==> flow/design.v <==
module counter2(
input clk, reset, enable,
input [7:0] currHour, currMin,
output reg [7:0] countSec,countMin,countHr);
parameter idleState=2'b00;
parameter counterState=2'b01;
parameter resetState=2'b10;
parameter timerSetState=2'b11;
reg [1:0] currState, nextState;
always @(posedge clk or posedge reset) begin
	if(reset) begin
	currState <= idleState;
	countSec<=8'b0;
	countMin<=8'b0;
	countHr<=8'b0;
	end else begin
	case(currState)
		idleState: begin
		if(enable) 
		nextState=counterState;
        else
        nextState=idleState;
		end 
		counterState: begin
        countSec <= countSec + 1;
        if (countSec == 59) begin
            countSec <= 0;
            countMin <= currMin + 1;
            if (countMin == 59) begin
                countMin <= 0;
                countHr <= currHour + 1;
                if (countHr == 23) begin
                    countHr <= 0;
                end
            end
        end
        end        
		resetState: begin
		nextState=resetState;
		end
		timerSetState: begin
        if(enable)
		nextState=counterState;
        else
        nextState=timerSetState;
		end
		default: nextState=idleState;
	endcase
	currState<=nextState;
end
end
endmodule
; Tool chain data of counter2
; What the tools print for counter2, step after step.
; Lines are those of the file above, counted from 1.
; Operators: Yosys type, input widths -> output width; for muxes data width and select width s.
; Cell names lack the library's common part.
; The mark n/a stands for no value.
[design]
top = counter2
clk_port = clk
lib = sky130hd
lib_corner = tt_025C_1v80

; Word level
; Source: Yosys, flattened and elaborated, memories not mapped. Widths are those after wreduce. Registers that Yosys merges into a memory's read port (data or address) are not register bits. Print and check cells do not count. Equal cells are merged and count once.
[bits]
register_bits = 28
inputBits = 19
out_inout_bits = 24
elab_cells = 23
[op_classes]
add_sub_neg = 3
equal = 6
mux = 6
reduce_logical = 3
[ops]
columns = op, n
row1 = $add 8x1->8 const B, 3
row2 = $mux 8, 3
row3 = $eq 8x6->1 const B, 2
row4 = $eq 8x5->1 const B, 1
row5 = $pmux 2 s4, 1
row6 = $eq 2x2->1 const B, 2
row7 = $reduce_and 3->1, 1
row8 = $eq 2x1->1 const B, 1
row9 = $logic_not 2->1, 1
row10 = $reduce_and 2->1, 1
row11 = $mux 2, 1
row12 = $mux 1, 1

; Longest topological paths
; Depth = most cells in a row (Yosys ltp): at word level without a register or memory, in the mapped netlist without a sequential cell, where the memories' decode and read muxes count.
[logic_depth]
ltp_word = 2
abc_area = 0
depth_mapped = 7
depth_no_buf = 5

; Synthesis result
; The flow's flattened synthesis, as Yosys stat reports it; memories are mapped. The netlist is that of the ABC_AREA named above (0 if unset); the other value can give another one.
; The area totals of this step are shown rounded.
[synth_totals]
mapped_cells = 157
yosys_area_um2 = 1500
seq_area_um2 = 750
ffs = 31
n_buf = 6
[types]
columns = type, n, type_area_um2
row1 = dfrtp_1, 26, 650.624
row2 = dfxtp_1, 5, 100.096
row3 = o21ai_0, 17, 85.082
row4 = xnor2_1, 9, 78.826
row5 = nand2_1, 20, 75.072
row6 = xor2_1, 8, 70.067
row7 = nand3_1, 13, 65.062
row8 = ha_1, 3, 37.536
row9 = a22o_1, 4, 35.034
row10 = and3_1, 5, 31.28
row11 = nor2_1, 8, 30.029
row12 = o31ai_1, 4, 30.029
row13 = nor3_1, 5, 25.024
row14 = or4bb_1, 2, 22.522
row15 = buf_2, 4, 20.019
row16 = nand2b_4, 1, 13.763
row17 = or2_2, 2, 12.512
row18 = buf_6, 1, 11.261
; Not listed: further types 18, cells in them 20.

; Timing after synthesis
; Source: OpenSTA report_checks on the synthesized netlist (no wires, ideal clock, input and output delay 20% of the period each), path of least setup slack; recovery checks are left aside. Register names are those of the netlist, which keeps one name where synthesis merged equal registers.
[synth_timing]
path_type = input port to flip-flop
startpoint = input port reset
endpoint = register (no name shown)
period_ns = 1.76
in_delay_ns = 0.352
setup_ns = 0.123
launch_ns = 0.352
arrival_ns = 1.575
required_time_ns = 1.637
slack_ns = 0.062
delay_ns = 1.346
driving_pins = 4
n_path_buf = 0
synth_period_reached_ns = 1.698
; "delay_ns" is the arrival time less input delay plus setup time.
; "driving_pins": output pins that drive a net of the path, with the launching flip-flop's if there is one; two outputs of one cell count as two.
; "synth_period_reached_ns" = period - worst setup slack (recovery checks aside). The figure is calculated, with input and output delays left at 20% of the set period.
[synth_between]
path_cell_list = inv_1 nor2_1 a221o_1 or2_2
[synth_rtl]
columns = element, line_no
row1 = from (decl), 2  ; input clk, reset, enable,
; Chain of elaborated cells between the ends: none given.

; Worst path after layout
; From the final timing report of run 2: the path of least setup slack in the routed layout; clock arrival at registers is part of the times.
[layout_timing]
path_type = flip-flop to output port
startpoint = register countSec[2]
endpoint = output port countSec[2]
period_ns = 2.84
output_delay_ns = 0.57
launch_ns = 0.28
arrival_ns = 1.33
required_time_ns = 2.27
slack_ns = 0.95
driving_pins = 2
n_path_buf = 1
; At most two assigning lines are given for a register; there are more.
[layout_between]
path_cell_list = dfrtp_1 clkdlybuf4s50_1
elab_chain_len = 0
cone_cells = 0
lines_between = 0
[layout_rtl]
columns = element, line_no
row1 = from (decl), 4  ; output reg [7:0] countSec,countMin,countHr);
row2 = from (assign), 13  ; countSec<=8'b0;
row3 = from (assign), 25  ; countSec <= countSec + 1;
row4 = to (decl), 4

# Flow runs of counter2

Below are 2 stored runs of the flow (Yosys, OpenROAD; platform sky130hd) on counter2, each with its settings and what was measured, unordered. Constraints: input delay and output delay 20% of the set period each, output load 0.01 pF.
"achievedPeriod_ns" means the clock period less the worst setup slack. The figure is calculated, with input and output delays left at 20% of the set period.
"worstPathTime_ns" means the part of the period allowed to the worst setup path (the constraints hold back 20% at inputs and 20% at outputs) less its slack; where the path has registers, the arrival times of their clocks count too.
"power_total_uw": no workload was simulated; the value follows from the tool's default switching activity.
Measured values are rounded.

# run 1
==> flow/run.sh <==
#!/bin/bash
# the make line also repeats the synthesis and layout settings of config.mk as NAME=value (left out here)
make -C /OpenROAD-flow-scripts/flow DESIGN_CONFIG=/design/flow/config.mk WORK_HOME=/design/flow/orfs CLKGATE_MAP_FILE= finish
==> flow/config.mk <==
export PLATFORM = sky130hd
export DESIGN_NAME = counter2
export DESIGN_NICKNAME = counter2
export VERILOG_FILES = /design/flow/design.v
export SDC_FILE = /design/flow/constraint.sdc
export NUM_CORES = 4
export LEC_CHECK = 0
export ABC_AREA = 0
export CAP_MARGIN = 15
export CELL_PAD_IN_SITES_DETAIL_PLACEMENT = 1
export CELL_PAD_IN_SITES_GLOBAL_PLACEMENT = 2
export CORE_MARGIN = 9
export CORE_UTILIZATION = 68
export CTS_CLUSTER_DIAMETER = 166
export GPL_ROUTABILITY_DRIVEN = 0
export MAX_ROUTING_LAYER = met4
export PLACE_DENSITY_LB_ADDON = 0.19
export SETUP_SLACK_MARGIN = 0.63
export SLEW_MARGIN = 20
export TNS_END_PERCENT = 100
==> flow/constraint.sdc <==
create_clock -name core_clock -period 2.14 [get_ports {clk}]
set_input_delay 0.4280 -clock core_clock [delete_from_list [all_inputs] [get_ports {clk}]]
set_output_delay 0.4280 -clock core_clock [all_outputs]
set_load 0.01 [all_outputs]

==> run 1: results <==
outcome="unfinished; error FLW-0024 in placement"

# run 2
==> flow/run.sh <==
#!/bin/bash
# the make line also repeats the synthesis and layout settings of config.mk as NAME=value (left out here)
make -C /OpenROAD-flow-scripts/flow DESIGN_CONFIG=/design/flow/config.mk WORK_HOME=/design/flow/orfs CLKGATE_MAP_FILE= finish
==> flow/config.mk <==
export PLATFORM = sky130hd
export DESIGN_NAME = counter2
export DESIGN_NICKNAME = counter2
export VERILOG_FILES = /design/flow/design.v
export SDC_FILE = /design/flow/constraint.sdc
export NUM_CORES = 4
export LEC_CHECK = 0
export CAP_MARGIN = 20
export CORE_MARGIN = 7
export CORE_UTILIZATION = 35
export CTS_CLUSTER_DIAMETER = 77
export GPL_TIMING_DRIVEN = 1
export PLACE_DENSITY_LB_ADDON = 0.26
export SLEW_MARGIN = 20
==> flow/constraint.sdc <==
create_clock -name core_clock -period 2.84 [get_ports {clk}]
set_input_delay 0.5680 -clock core_clock [delete_from_list [all_inputs] [get_ports {clk}]]
set_output_delay 0.5680 -clock core_clock [all_outputs]
set_load 0.01 [all_outputs]

==> run 2: results <==
layout_stdcell_area_um2=2100
achievedPeriod_ns=1.894
tns_setup_ns=0.000
worstPathTime_ns=1.33
timing.worst_path_kind="flip-flop to output port"
post_route_util_frac=0.52
post_synth_area_um2=1500
setup_worst_slack_ns=0.95
power_total_uw=1000
total_die_area_um2=6400
hold_worst_slack_ns=0.46
